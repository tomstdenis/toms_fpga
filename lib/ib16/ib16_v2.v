==> flow/design.v <==
`timescale 1ns/1ps
`default_nettype none
module ib16 #(
    parameter STACK_ADDRESS = 16'h1F00,
    parameter IRQ_VECTOR    = 16'h1E00,
    parameter BOOT_ROM_ADDR = 16'h2000,
    parameter TWO_CYCLE     = 0,               
    parameter STACK_PWIDTH  = 8                
) (
	input wire clk,
	input wire rst_n,
    output reg bus_burst,
	output reg bus_enable,
	output reg bus_wr_en,
	output wire [15:0] bus_address, 
	output reg [15:0] bus_data_in,
	input wire bus_ready,
	input wire [15:0] bus_data_out,
	input wire [7:0] bus_irq
);
    reg [15:0] bus_address_terma;
    reg [STACK_PWIDTH-1:0] bus_address_termb;
    assign bus_address = bus_address_terma + bus_address_termb;
	localparam
		CARRY_FLAG = 7,
		ZERO_FLAG  = 6,
		WRITE_INCR = 1,
		READ_INCR  = 0;
	reg [15:0]	reg_pc;								 
	reg [15:0]  reg_irq_pc;							 
	reg [STACK_PWIDTH-1:0]	reg_sp;					 
	reg [7:0]	reg_sreg;							 
    reg [7:0]   reg_irq_sreg;
	reg [7:0]	reg_wi;								 
	reg [7:0]	reg_ri;								 
	reg [7:0]	reg_irq_wi;							 
	reg [7:0]	reg_irq_ri;
	reg [7:0]	reg_rr [0:31];						 
	wire carry_flag = reg_sreg[CARRY_FLAG];
	wire zero_flag  = reg_sreg[ZERO_FLAG];
	wire write_incr_flag = reg_sreg[WRITE_INCR];
	wire read_incr_flag = reg_sreg[READ_INCR];
	reg [5:0]	state;
	reg [5:0]	tag;
	reg 		mask_irq;
	reg [15:0]	cur_opcode;
	reg [8:0]	result_dff;							 
	reg [8:0]	result_dff_l;						 
	wire [8:0]  result_dff_r = (TWO_CYCLE == 1) ? result_dff_l : result_dff;
	wire [3:0] opcode_isn  = cur_opcode[15:12];		 
	wire [3:0] opcode_opd  = cur_opcode[11:8];		 
	wire [3:0] opcode_opa  = cur_opcode[7:4];		 
	wire [3:0] opcode_opb  = cur_opcode[3:0];		 
	wire [2:0] opcode_3imm = cur_opcode[11:9];		 
	wire [7:0] opcode_8imm = cur_opcode[7:0];		 
	wire [11:0] opcode_12imm = cur_opcode[11:0];		 
	wire [15:0] opcode_9simm = { {6{cur_opcode[8]}}, cur_opcode[8:0], 1'b0 };
    wire [7:0]  reg_ra = reg_rr[{mask_irq,opcode_opa}];
    wire [7:0]  reg_rb = reg_rr[{mask_irq,opcode_opb}];
	localparam
		OPCODE_LDI = 0,
		OPCODE_ADD = 1,
		OPCODE_ADC = 2,
		OPCODE_XOR = 3,
		OPCODE_AND = 4,
		OPCODE_OR  = 5,
		OPCODE_CMP = 6,
		OPCODE_SHF = 7,
        OPCODE_AJMP = 8,
		OPCODE_LDM = 9,
		OPCODE_STM = 10,
		OPCODE_LCAL = 11,
		OPCODE_RET = 12,
		OPCODE_JMP = 13,
		OPCODE_SRS = 14,
		OPCODE_RTI = 15;
	localparam
		FSM_FETCH		= 0,				 
		FSM_PREDECODE	= 1,
		FSM_RETIRE		= 2,
		FSM_BUFFER      = 3,
		FSM_DECODE		= 4;  
	always @(*) begin
		result_dff = {9'b0};  
		if (opcode_isn == OPCODE_LDI) begin
			result_dff	= {1'b0, opcode_8imm};
		end
		if (opcode_isn == OPCODE_ADD || opcode_isn == OPCODE_ADC) begin
			result_dff	= {{1'b0, reg_ra} + reg_rb +
						   {8'b0, ((opcode_isn == OPCODE_ADC ? carry_flag : 1'b0))}};
		end
        if (opcode_isn == OPCODE_CMP) begin
			if (opcode_opd == 0)
				result_dff[8] = (reg_ra < reg_rb) ? 1'b1 : 1'b0;
			if (opcode_opd == 1)
				result_dff[8] = (reg_ra == reg_rb) ? 1'b1 : 1'b0;
			if (opcode_opd == 2)
				result_dff[8] = (reg_ra > reg_rb) ? 1'b1 : 1'b0;
            result_dff[0] = ~zero_flag;  
        end
		if (opcode_isn == OPCODE_XOR) begin
			result_dff	= {1'b0, reg_ra ^ reg_rb};
		end
		if (opcode_isn == OPCODE_AND) begin
			result_dff	= {1'b0, reg_ra & reg_rb};
		end
		if (opcode_isn == OPCODE_OR) begin
			result_dff	= {1'b0, reg_ra | reg_rb};
		end
		if (opcode_isn == OPCODE_SHF) begin
			if (opcode_opa == 0)  
				result_dff = {2'b0, reg_rb[7:1]};
			if (opcode_opa == 1)  
				result_dff = {1'b0, reg_rb[7], reg_rb[7:1]};
			if (opcode_opa == 2)  
				result_dff = {reg_rb[0], carry_flag, reg_rb[7:1]};
			if (opcode_opa == 3)  
				result_dff = {reg_rb[7], reg_rb[6:0], carry_flag};
			if (opcode_opa == 4)  
				result_dff = {1'b0, reg_rb[3:0], reg_rb[7:4]};
			if (opcode_opa == 5)  
				result_dff = {1'b0, reg_rb} + 9'b1;
			if (opcode_opa == 6)  
				result_dff = {1'b0, reg_rb} - 9'b1;
			if (opcode_opa == 7)  
				result_dff = {1'b0, ~reg_rb};
			if (opcode_opa == 8)  
				result_dff = {1'b0, -reg_rb};
			if (opcode_opa == 9)  
				result_dff = {1'b0, 7'b0, carry_flag };
			if (opcode_opa == 10)  
				result_dff = {1'b0, 7'b0, zero_flag };
            if (opcode_opa == 11)  
                result_dff = {reg_rb[7], reg_rb[6:0], reg_rb[7]};
            if (opcode_opa == 12)  
                result_dff = {reg_rb[0], reg_rb[0], reg_rb[7:1]};
		end
	end
	always @(posedge clk or negedge rst_n) begin
		if (!rst_n) begin
			reg_pc			<= BOOT_ROM_ADDR;
			reg_irq_pc		<= 0;
			reg_sp			<= 0;
			reg_sreg		<= 0;
			reg_wi			<= 0;
			reg_ri			<= 0;
			state			<= FSM_FETCH;
			tag				<= 0;
			mask_irq		<= 1;
			bus_enable		<= 0;
			bus_wr_en		<= 0;
			bus_data_in		<= 0;
			cur_opcode		<= 0;
            bus_address_terma <= 0;
            bus_address_termb <= 0;
            bus_burst       <= 0;
		end else begin
            if (TWO_CYCLE == 1 && state == FSM_BUFFER) begin    
				result_dff_l <= result_dff;
                state        <= FSM_RETIRE;
            end
            if (state == FSM_FETCH || state == FSM_RETIRE) begin
				state <= FSM_FETCH;					 
                if (!bus_enable && state == FSM_RETIRE) begin
                    if (opcode_isn != OPCODE_CMP) begin
							reg_rr[{mask_irq,opcode_opd}]	    <= result_dff_r[7:0];
                    end
					reg_sreg[ZERO_FLAG]		<= result_dff_r[7:0] == 0 ? 1'b1 : 1'b0;
                    reg_sreg[CARRY_FLAG]	<= result_dff_r[8];
                end
                if (|bus_irq && !mask_irq && !bus_enable) begin
                    reg_irq_pc	      <= reg_pc;
                    if (state == FSM_RETIRE) begin
						reg_irq_sreg	<= { result_dff_r[8], result_dff_r[7:0] == 0 ? 1'b1 : 1'b0, reg_sreg[5:0] };
                    end else begin
						reg_irq_sreg    <= reg_sreg;
					end
					reg_irq_ri 		  <= reg_ri;
					reg_irq_wi		  <= reg_wi;
                    mask_irq 	      <= 1;
                    bus_enable		  <= 1'b1;
                    bus_burst         <= 1'b1;                       
                    bus_address_terma <= IRQ_VECTOR;		         
                    bus_address_termb <= 0;
                    reg_pc			  <= IRQ_VECTOR + 16'd2;		 
                end else begin
                    if (!bus_enable) begin
                        bus_enable		  <= 1'b1;
                        bus_burst         <= 1'b1;            		 
                        bus_address_terma <= reg_pc;		         
                        bus_address_termb <= 0;
                        reg_pc			  <= reg_pc + 16'd2;		 
                    end
                    if (bus_enable && bus_ready) begin
                        cur_opcode  <= bus_data_out;
                        bus_enable  <= 0;
                        bus_burst   <= 0;
                        state		<= (bus_data_out[15:12] <= OPCODE_SHF) ? (TWO_CYCLE == 1 ? FSM_BUFFER : FSM_RETIRE): FSM_DECODE + {2'b0, bus_data_out[15:12]};
                   end
                end
            end  
            if (state == FSM_DECODE + OPCODE_LDM) begin
                if (!bus_enable) begin
                    bus_enable			  <= 1;
                    bus_wr_en             <= 0;
                    bus_burst			  <= 0;
                    if (opcode_opa == 15 && opcode_opb == 15) begin
                        bus_address_terma <= STACK_ADDRESS;
                        bus_address_termb <= reg_sp - 1'b1;
                        reg_sp			  <= reg_sp - 1'b1;
                    end else begin
                        bus_address_terma <= {reg_ra, reg_rb};
                        bus_address_termb <= (reg_sreg[READ_INCR] ? reg_ri : 8'b0);
                        reg_ri			  <= reg_ri + 1'b1;
                    end
                end
                if (bus_enable && bus_ready) begin
                    bus_enable              <= 0;
                    reg_rr[{mask_irq,opcode_opd}] <= bus_data_out[7:0];
                    reg_sreg[ZERO_FLAG]		<= bus_data_out[7:0] == 0 ? 1'b1 : 1'b0;
                    reg_sreg[CARRY_FLAG]	<= 0;
                    state					<= FSM_FETCH;
                end
            end  
            if (state == FSM_DECODE + OPCODE_STM) begin
                if (!bus_enable) begin
                    bus_enable			<= 1;
                    bus_wr_en			<= 1;
                    bus_burst			<= 0;
                    bus_data_in			<= {8'b0, reg_rr[{mask_irq,opcode_opd}]};
                    if (opcode_opa == 15 && opcode_opb == 15) begin
                        bus_address_terma <= STACK_ADDRESS;
                        bus_address_termb <= reg_sp;
                        reg_sp			  <= reg_sp + 8'b1;
                    end else begin
                        bus_address_terma <= {reg_ra, reg_rb};
                        bus_address_termb <= (reg_sreg[WRITE_INCR] ? reg_wi : 8'b0);
                        reg_wi			  <= reg_wi + 8'b1;
                    end
                end
                if (bus_enable && bus_ready) begin
                    bus_enable  <= 0;
                    bus_wr_en   <= 0;
                    state       <= FSM_FETCH;
                end
            end  
            if (state == FSM_DECODE + OPCODE_AJMP) begin
                reg_pc <= {reg_ra, reg_rb};
                if (opcode_opd[0]) begin
                    reg_sp <= 0;
                    reg_sreg <= 0;
                end
                state <= FSM_FETCH;
            end
            if (state == FSM_DECODE + OPCODE_LCAL) begin
                if (!bus_enable) begin
                    bus_enable		<= 1;
                    bus_burst       <= 1;
                    bus_wr_en		<= 1;
                    bus_address_terma <= STACK_ADDRESS;
                    bus_address_termb <= reg_sp;
                    bus_data_in     <= reg_pc;
                    reg_sp			<= reg_sp + 8'd2;
                end
                if (bus_enable && bus_ready) begin
                    state			<= FSM_FETCH;
                    reg_pc		    <= {opcode_12imm, 4'b0};
                    bus_enable      <= 0;
                    bus_burst       <= 0;
                    bus_wr_en       <= 0;
                end
            end  
            if (state == FSM_DECODE + OPCODE_RTI) begin
                mask_irq 			<= 0;
                reg_pc	 			<= reg_irq_pc + 16'd2;
                reg_sreg            <= reg_irq_sreg;
                reg_ri				<= reg_irq_ri;
                reg_wi				<= reg_irq_wi;
				bus_enable		    <= 1'b1;
                bus_address_terma   <= reg_irq_pc;
				bus_address_termb   <= 0;
				bus_burst           <= 1'b1;               
                state				<= FSM_FETCH;
            end  
            if (state == FSM_DECODE + OPCODE_RET) begin
                if (!bus_enable) begin 
                    bus_enable		  <= 1;
                    bus_burst         <= 1;
                    bus_address_terma <= STACK_ADDRESS;
                    bus_address_termb <= reg_sp - 8'd2;
                    reg_sp		      <= reg_sp - 8'd2;
                end
                if (bus_enable && bus_ready) begin
                    bus_enable      <= 0;
                    bus_burst       <= 0;
                    state           <= FSM_FETCH;
                    reg_pc          <= bus_data_out;
                end
            end  
            if (state == FSM_DECODE + OPCODE_JMP) begin
                if ((opcode_3imm == 0) ||                            
                    (opcode_3imm == 1 && carry_flag) ||              
                    (opcode_3imm == 2 && ~carry_flag) ||             
                    (opcode_3imm == 3 && zero_flag) ||               
                    (opcode_3imm == 4 && ~zero_flag)) begin          
                    reg_pc <= reg_pc + opcode_9simm;
                    bus_address_terma <= reg_pc + opcode_9simm;		         
                    reg_pc			  <= reg_pc + opcode_9simm + 16'd2;		 
                end else begin
                    bus_address_terma <= reg_pc;		         
                    reg_pc			  <= reg_pc + 16'd2;		 
                end
				bus_enable		  <= 1'b1;
				bus_address_termb <= 0;
				bus_burst         <= 1'b1;               
                state             <= FSM_FETCH;
            end  
            if (state == FSM_DECODE + OPCODE_SRS) begin
                if (opcode_8imm[3] == 1 || opcode_8imm[4] == 1) begin
                    reg_sreg <= 0;
                    reg_pc   <= opcode_8imm[3] ? 0 : BOOT_ROM_ADDR;
                    reg_sp   <= 0;
                    mask_irq <= ~opcode_8imm[3];
                end else begin
                    reg_sreg    <= {reg_sreg[7:6] & ~opcode_8imm[7:6], opcode_8imm[5:0]};
                    reg_ri      <= 8'h00;  
                    reg_wi      <= 8'h00;  
                    mask_irq    <= opcode_8imm[2];
                end
                state       <= FSM_FETCH;
            end  
		end
	end
endmodule
Tool chain data of ib16
Tool output for the design above, in the order of the flow.
Lines are those of the file above, counted from 1.
Library cell names are shortened.
Not given: --
- design top: ib16
- clock input: clk
- cell library: sky130hd
- corner: tt_025C_1v80

After elaboration
Counts by Yosys on the flattened word-level netlist (proc, flatten, opt, wreduce). Print and check cells are left out. Cells with the same type and inputs are merged into one.
- noted word-level cells: 669
- register bits: 410
- noted input bits: 27
- eq/ne operators: 131
- multiplexer cells: 419
- add/sub/neg operators: 17
- magnitude comparators: 3
- reduce/logical cells: 38
- bitwise gates (word level): 10
- operators with widths (operator ; count):
    2-to-1 mux 8 bit ; 269
    case mux 8 bit (select 32 bit) ; 3
    2-to-1 mux 16 bit ; 32
    equality test 5 bit (second input constant) ; 48
    2-to-1 mux 9 bit ; 18
    equality test 5 x 4 -> 1 bit (second input constant) ; 24
    2-to-1 mux 6 bit ; 18
    2-to-1 mux 1 bit ; 75
    equality test 5 x 3 -> 1 bit (second input constant) ; 12
    adder 16 x 2 -> 16 bit (second input constant) ; 3
    equality test 4 x 3 -> 1 bit (second input constant) ; 8
    equality test 5 x 2 -> 1 bit (second input constant) ; 6
    equality test 4 bit (second input constant) ; 7
    equality test 6 x 4 -> 1 bit (second input constant) ; 4
    equality test 6 x 5 -> 1 bit (second input constant) ; 4
    adder 8 x 1 -> 8 bit (second input constant) ; 3
    equality test 4 x 2 -> 1 bit (second input constant) ; 5
    adder 16 bit ; 1
    adder 16 x 8 -> 16 bit ; 1
    logical NOT 8 bit ; 2
    equality test 5 x 1 -> 1 bit (second input constant) ; 3
    logical NOT 5 bit ; 3
    2-to-1 mux 5 bit ; 3
    2-to-1 mux 14 bit ; 1
    nonzero test 3 bit ; 4
    equality test 4 x 1 -> 1 bit (second input constant) ; 3
    logical NOT 4 bit ; 3
    logical AND 1 bit ; 9
Not listed: further kinds 32, cells in them 46.

Logic depth
Longest topological path by Yosys (ltp), each cell counted once; first at word level (registers and memories cut), then after technology mapping (sequential cells cut; the memories' decode and read muxes count).
- depth in word-level cells at 36
- noted ABC_AREA: 0
- depth in mapped cells: 30
- depth with buffers taken out: 22

Synthesis result
Yosys stat after the flow's synthesis: flattened, memories mapped to cells. It holds for the ABC_AREA given above (unset counts as 0); a run with the other value may have another netlist.
The area totals of this step are shown rounded.
- cell types (cell type ; count):
    edfxtp_1 ; 276
    dfrtp_1 ; 124
    o22a_1 ; 232
    nor2_1 ; 300
    a21oi_1 ; 191
    nand2_1 ; 238
    ha_1 ; 59
    a22oi_1 ; 94
    nand3_1 ; 137
    clkbuf_1 ; 177
    a211oi_1 ; 88
    a221oi_1 ; 75
    xnor2_1 ; 64
    mux2i_1 ; 55
    mux2_2 ; 48
    o21ai_0 ; 100
    xor2_1 ; 47
    nor3_1 ; 81
Not listed: further types 82, cells in them 774.
- flip-flop cells at 402
- noted buffer cells: 244
- cell area after synthesis: 29190 um^2
- noted cells in the netlist: 3160

Worst setup path after synthesis
Source: OpenSTA report_checks on the synthesized netlist (no wires, ideal clock, input and output delay 20% of the period each), path of least setup slack; recovery checks are left aside. Register names are those of the netlist, which keeps one name where synthesis merged equal registers.
- path kind: reg-to-reg
- from: reg mask_irq
- to: reg reg_sreg[6]
- setup slack: 0.415 ns
- path delay at 6.325 ns
- arrival time: 6.243 ns
- period at 6.74 ns
- noted stages on the path: 30
- noted time at the first pin: 0.000 ns
- synthesis period reached: 6.325 ns
"path delay" is the arrival time less input delay plus setup time.
"stages on the path" counts driving pins, that of a launching flip-flop among them; a cell with two outputs on the path counts twice.
"synthesis period reached" is the clock period less the worst setup slack; recovery checks do not enter. This is arithmetic on one report: input and output delays are still those of the set period (20% each).
The rows between start and end are the longest chain of elaborated cells between them; the timing report does not say that the signal goes this way. Where chains are equally long, one stands for them.
Each line given opens the expression or statement behind the cell; cells for indexed reads and writes are added by Yosys, which also makes memories of some case tables.
A register here has more assigning lines than the two given.
- cells stage by stage: dfstp_2 > buf_2 > buf_4 > buf_4 > buf_2 > buf_2 > buf_2 > buf_2 > buf_1 > clkbuf_1 > o311ai_0 > a21oi_1 > a21oi_1 > o32a_1 > inv_1 > fa_1 > inv_1 > fa_1 > a21o_1 > a21oi_1 > xnor2_1 > nand4_1 > a22oi_1 > a21oi_1 > o221ai_1 > a2111oi_0 > nor4_1 > or4b_1 > or4b_1 > a31oi_1
- noted cells in the longest elaborated chain: 33
- elaborated cells between the ends (all ways) at 104
- classes of those cells: add/sub: 5; eq/ne: 62; mux: 30; logic: 4; reduce/logical: 3
- RTL lines, path after synthesis (what ; RTL line ; text):
    from (decl) ; 45 ; reg mask_irq;
    from (assign) ; 323 ; mask_irq <= ~opcode_8imm[3];
    from (assign) ; 328 ; mask_irq    <= opcode_8imm[2];
    equality test 5 bit ; 58 ; wire [7:0]  reg_ra = reg_rr[{mask_irq,opcode_opa}];
    case mux 8 bit (select 32 bit) ; 58 ;
    adder 8 x 8 -> 9 bit ; 89 ; result_dff = {{1'b0, reg_ra} + reg_rb +
    adder 9 x 1 -> 9 bit ; 89 ;
    2-to-1 mux 9 bit ; 88 ; if (opcode_isn == OPCODE_ADD || opcode_isn == OPCODE_ADC) begin
    2-to-1 mux 1 bit ; 92 ; if (opcode_isn == OPCODE_CMP) begin
    2-to-1 mux 9 bit ; 101 ; if (opcode_isn == OPCODE_XOR) begin
    [19 not listed] ; -- ;
    2-to-1 mux 1 bit ; 162 ; if (state == FSM_FETCH || state == FSM_RETIRE) begin
    2-to-1 mux 1 bit ; 217 ; if (bus_enable && bus_ready) begin
    2-to-1 mux 1 bit ; 202 ; if (state == FSM_DECODE + OPCODE_LDM) begin
    2-to-1 mux 1 bit ; 249 ; if (opcode_opd[0]) begin
    2-to-1 mux 1 bit ; 247 ; if (state == FSM_DECODE + OPCODE_AJMP) begin
    2-to-1 mux 1 bit ; 273 ; if (state == FSM_DECODE + OPCODE_RTI) begin
    2-to-1 mux 1 bit ; 318 ; if (state == FSM_DECODE + OPCODE_SRS) begin
    to (assign) ; 276 ; reg_sreg            <= reg_irq_sreg;
    to (assign) ; 325 ; reg_sreg    <= {reg_sreg[7:6] & ~opcode_8imm[7:6], opcode_8imm[5:0]};
    to (decl) ; 32 ; reg [7:0] reg_sreg;

Path in the finished layout
From the final timing report of run 1: the path of least setup slack in the routed layout; clock arrival at registers is part of the times.
- path kind: reg-to-reg
- from: reg cur_opcode[0]
- to: reg reg_sreg[6]
- setup slack: -0.69 ns
- noted stages on the path: 24
- arrival time: 6.23 ns
- noted time at the first pin: 0.63 ns
- period at 4.98 ns
The rows between start and end are the longest chain of elaborated cells between them; the timing report does not say that the signal goes this way. Where chains are equally long, one stands for them.
A register here has more assigning lines than the two given.
- cells stage by stage: dfrtp_2 > buf_12 > nor2b_1 > and4_1 > buf_4 > a311oi_2 > nand4_1 > o31a_2 > inv_2 > fa_2 > inv_2 > fa_2 > a21o_1 > a21oi_2 > xnor2_1 > nand4_1 > a22oi_2 > a21oi_1 > o32ai_2 > a2111oi_2 > nor4_2 > or4b_4 > or4b_1 > a31oi_1
- noted cells in the longest elaborated chain: 33
- elaborated cells between the ends (all ways) at 72
- classes of those cells: add/sub: 5; eq/ne: 31; mux: 30; logic: 4; reduce/logical: 2
- RTL lines, path after layout (what ; RTL line ; text):
    from (decl) ; 46 ; reg [15:0] cur_opcode;
    from (assign) ; 153 ; cur_opcode <= 0;
    from (assign) ; 195 ; cur_opcode  <= bus_data_out;
    equality test 5 bit ; 59 ; wire [7:0]  reg_rb = reg_rr[{mask_irq,opcode_opb}];
    case mux 8 bit (select 32 bit) ; 59 ;
    adder 8 x 8 -> 9 bit ; 89 ; result_dff = {{1'b0, reg_ra} + reg_rb +
    adder 9 x 1 -> 9 bit ; 89 ;
    2-to-1 mux 9 bit ; 88 ; if (opcode_isn == OPCODE_ADD || opcode_isn == OPCODE_ADC) begin
    2-to-1 mux 1 bit ; 92 ; if (opcode_isn == OPCODE_CMP) begin
    2-to-1 mux 9 bit ; 101 ; if (opcode_isn == OPCODE_XOR) begin
    [19 not listed] ; -- ;
    2-to-1 mux 1 bit ; 162 ; if (state == FSM_FETCH || state == FSM_RETIRE) begin
    2-to-1 mux 1 bit ; 217 ; if (bus_enable && bus_ready) begin
    2-to-1 mux 1 bit ; 202 ; if (state == FSM_DECODE + OPCODE_LDM) begin
    2-to-1 mux 1 bit ; 249 ; if (opcode_opd[0]) begin
    2-to-1 mux 1 bit ; 247 ; if (state == FSM_DECODE + OPCODE_AJMP) begin
    2-to-1 mux 1 bit ; 273 ; if (state == FSM_DECODE + OPCODE_RTI) begin
    2-to-1 mux 1 bit ; 318 ; if (state == FSM_DECODE + OPCODE_SRS) begin
    to (assign) ; 276 ; reg_sreg            <= reg_irq_sreg;
    to (assign) ; 325 ; reg_sreg    <= {reg_sreg[7:6] & ~opcode_8imm[7:6], opcode_8imm[5:0]};
    to (decl) ; 32 ; reg [7:0] reg_sreg;

Wiki page: ib16 / flow data

Settings and measured results of 2 stored flow runs for module ib16 (sky130hd), not sorted in any way. The constraints put input and output delay at 20% of the set period each and load the outputs with 0.01 pF.
"achieved clock period" means the clock period less the worst setup slack. The figure is calculated, with input and output delays left at 20% of the set period.
"worst setup path time" is the time allowed to the run's worst setup path (the clock period less input and output delay, where it has them) less its slack. Clock arrival times count: a late capture clock shortens it, a late launch clock lengthens it.
The results are shown rounded.

Run 1

==> flow/run.sh <==
#!/bin/bash
# the make line also repeats the synthesis and layout settings of config.mk as NAME=value (left out here)
make -C /OpenROAD-flow-scripts/flow DESIGN_CONFIG=/design/flow/config.mk WORK_HOME=/design/flow/orfs CLKGATE_MAP_FILE= finish
==> flow/config.mk <==
export PLATFORM = sky130hd
export DESIGN_NAME = ib16
export DESIGN_NICKNAME = ib16
export VERILOG_FILES = /design/flow/design.v
export SDC_FILE = /design/flow/constraint.sdc
export NUM_CORES = 4
export LEC_CHECK = 0
export CAP_MARGIN = 10
export CORE_MARGIN = 8
export CORE_UTILIZATION = 31
export CTS_CLUSTER_DIAMETER = 383
export CTS_CLUSTER_SIZE = 26
export PLACE_DENSITY = 0.52
export SLEW_MARGIN = 10
==> flow/constraint.sdc <==
create_clock -name core_clock -period 4.98 [get_ports {clk}]
set_input_delay 0.9960 -clock core_clock [delete_from_list [all_inputs] [get_ports {clk}]]
set_output_delay 0.9960 -clock core_clock [all_outputs]
set_load 0.01 [all_outputs]

Measured in run 1:
- noted the die footprint: 104200 um^2
- worst setup slack after layout at -0.687 ns
- Yosys chip area after synthesis at 29190 um^2
- worst setup path time: 5.67 ns
- worst path kind: reg-to-reg
- noted the summed negative setup slack: -108.9 ns
- standard-cell area after routing at 40050 um^2
- achieved clock period: 5.667 ns

Run 2

==> flow/run.sh <==
#!/bin/bash
# the make line also repeats the synthesis and layout settings of config.mk as NAME=value (left out here)
make -C /OpenROAD-flow-scripts/flow DESIGN_CONFIG=/design/flow/config.mk WORK_HOME=/design/flow/orfs CLKGATE_MAP_FILE= finish
==> flow/config.mk <==
export PLATFORM = sky130hd
export DESIGN_NAME = ib16
export DESIGN_NICKNAME = ib16
export VERILOG_FILES = /design/flow/design.v
export SDC_FILE = /design/flow/constraint.sdc
export NUM_CORES = 4
export LEC_CHECK = 0
export CAP_MARGIN = 20
export CORE_MARGIN = 2
export CORE_UTILIZATION = 40
export SETUP_SLACK_MARGIN = 0.6
export SLEW_MARGIN = 20
==> flow/constraint.sdc <==
create_clock -name core_clock -period 7.56 [get_ports {clk}]
set_input_delay 1.5120 -clock core_clock [delete_from_list [all_inputs] [get_ports {clk}]]
set_output_delay 1.5120 -clock core_clock [all_outputs]
set_load 0.01 [all_outputs]

Measured in run 2:
- noted the die footprint: 75160 um^2
- worst setup slack after layout at 0.665 ns
- Yosys chip area after synthesis at 29190 um^2
- worst setup path time: 6.89 ns
- worst path kind: reg-to-reg
- noted the summed negative setup slack: 0.000 ns
- standard-cell area after routing at 33600 um^2
- achieved clock period: 6.895 ns
